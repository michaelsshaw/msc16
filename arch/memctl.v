==> flow/design.v <==
`timescale 1ns / 1ps
module memctl(
	input wire clk,
	input wire rstn,
	input wire we,
	input wire en,
	input wire [15:0] addr,
	input wire [15:0] data_in,
	output wire [15:0] data_out,
	output wire [31:0] bram_addr,
	input wire [31:0] bram_data_in,
	output wire [31:0] bram_data_out,
	output wire bram_en,
	output wire [3:0] bram_we
	);
	reg [31:0] bram_data_t;
	reg [31:0] bram_data_wr;
	assign bram_data_out = bram_data_wr;
	assign bram_addr[15:0] = addr[15:0];
	assign bram_en = en;
	assign bram_we = we ? 4'b1100 : 4'b0;
	assign data_out = en ? bram_data_t[15:0] : 16'bz;
	always @(posedge clk) begin
		if (!rstn) begin
			bram_data_t <= 32'b0;
			bram_data_wr = 32'b0;
		end else begin
			bram_data_t <= { bram_data_in[7:0], bram_data_in[15:8] };
			bram_data_wr <= { data_in[7:0], data_in[15:8], 16'b0 };
		end
	end
endmodule
---- Tool chain data of memctl ----
Tool output for the design above, in the order of the flow.
Line numbers count from 1 in the design file above.
Cell names lack the library's common part.
Not given: --
inputs
  design top .............................. memctl
  clock port .............................. clk
  library ................................. sky130hd
  timing corner ........................... tt_025C_1v80

---- Word level ----
Source: Yosys, flattened and elaborated, memories not mapped. Widths are those after wreduce; folded enables and synchronous resets count as part of the registers. Registers that Yosys merges into a memory's read port (data or address) are not register bits. Print and check cells do not count. Equal cells are merged and count once.
cells by class
  multiplexer cells ....................... 2
operators with widths
  operator           count
  16-bit 2-to-1 mux  1
  4-bit 2-to-1 mux   1
bit counts
  input port bits ......................... 68
  output and inout port bits .............. 85
  bits in registers ....................... 48

---- Depth ----
Longest topological path by Yosys (ltp), each cell counted once; first at word level (registers and memories cut), then after technology mapping (sequential cells cut; the memories' decode and read muxes count).
logic depth
  depth after elaboration ................. 1
  ABC_AREA ................................ 0
  depth in mapped cells ................... 2

---- Netlist ----
The flow's flattened synthesis, as Yosys stat reports it; memories are mapped. The netlist is that of the ABC_AREA named above (0 if unset); the other value can give another one.
Totals and module areas in this step are rounded.
mapped netlist
  flip-flops .............................. 32
  mapped area ............................. 1300 sq um
  area of sequential cells ................ 640 sq um
  cell count .............................. 121
cell types
  cell type  count  area in all (sq um)
  dfxtp_1    32     640.614
  buf_4      53     397.882
  and2_2     32     240.23
  clkbuf_2   3      15.014
  conb_1     1      3.754

---- Worst setup path after synthesis ----
Path of least setup slack by OpenSTA after synthesis, without wires, with an ideal clock, recovery checks aside; 20% of the period is set as input and as output delay. Where synthesis merged equal registers, the netlist keeps one of their names.
timing post-synthesis
  kind .................................... input -> register
  start point ............................. in rstn
  end point ............................... reg bram_data_t[0]
  period .................................. 0.553 ns
  path slack .............................. 0.047 ns
  time at the first pin ................... 0.111 ns
  data arrival time ....................... 0.390 ns
  driving pins on the path ................ 2
  data required time ...................... 0.437 ns
  path delay .............................. 0.395 ns
  period reached after synthesis .......... 0.506 ns
"path delay" is the arrival time less input delay plus setup time.
"driving pins on the path" counts driving pins, that of a launching flip-flop among them; a cell with two outputs on the path counts twice.
"period reached after synthesis" = period - worst setup slack (recovery checks aside). The figure is calculated, with input and output delays left at 20% of the set period.
on the way, post-synthesis
  cells stage by stage .................... clkbuf_2 -> and2_2
  cells in the longest elaborated chain ... 0
  elaborated cells on any way between the ends .. 0
  RTL lines with such cells ............... 0
RTL lines, path post-synthesis
  what             line  text
  start, declared  4     input wire rstn,
  end, assigned    25    bram_data_t <= 32'b0;
  end, assigned    28    bram_data_t <= { bram_data_in[7:0], bram_data_in[15:8] };

Settings of 2 stored flow runs for module memctl (sky130hd), not sorted in any way. The constraints put input and output delay at 20% of the set period each and load the outputs with 0.01 pF.

---- run A ----
settings
  period_ns = 0.386
  CORE_UTILIZATION = 70
  SETUP_SLACK_MARGIN = 0.03
  PLACE_DENSITY = 0.76
  CORE_MARGIN = 10
  CELL_PAD_IN_SITES_DETAIL_PLACEMENT = 2
  TNS_END_PERCENT = 70
  GPL_ROUTABILITY_DRIVEN = 0
  CTS_CLUSTER_SIZE = 31
  CTS_CLUSTER_DIAMETER = 59
  CAP_MARGIN = 30
  MIN_ROUTING_LAYER = met1
  SLEW_MARGIN = 20
results
  unfinished; error GPL-0301 in placement

---- run B ----
settings
  period_ns = 0.318
  CORE_UTILIZATION = 62
  SETUP_SLACK_MARGIN = 0.02
  PLACE_DENSITY = 0.85
  CORE_MARGIN = 3
  CELL_PAD_IN_SITES_DETAIL_PLACEMENT = 1
  TNS_END_PERCENT = 50
  GPL_TIMING_DRIVEN = 0
  GPL_ROUTABILITY_DRIVEN = 0
  CTS_CLUSTER_SIZE = 87
  CTS_CLUSTER_DIAMETER = 363
  SLEW_MARGIN = 35
  MAX_ROUTING_LAYER = met5
  CAP_MARGIN = 20
results
  unfinished; error GPL-0301 in placement
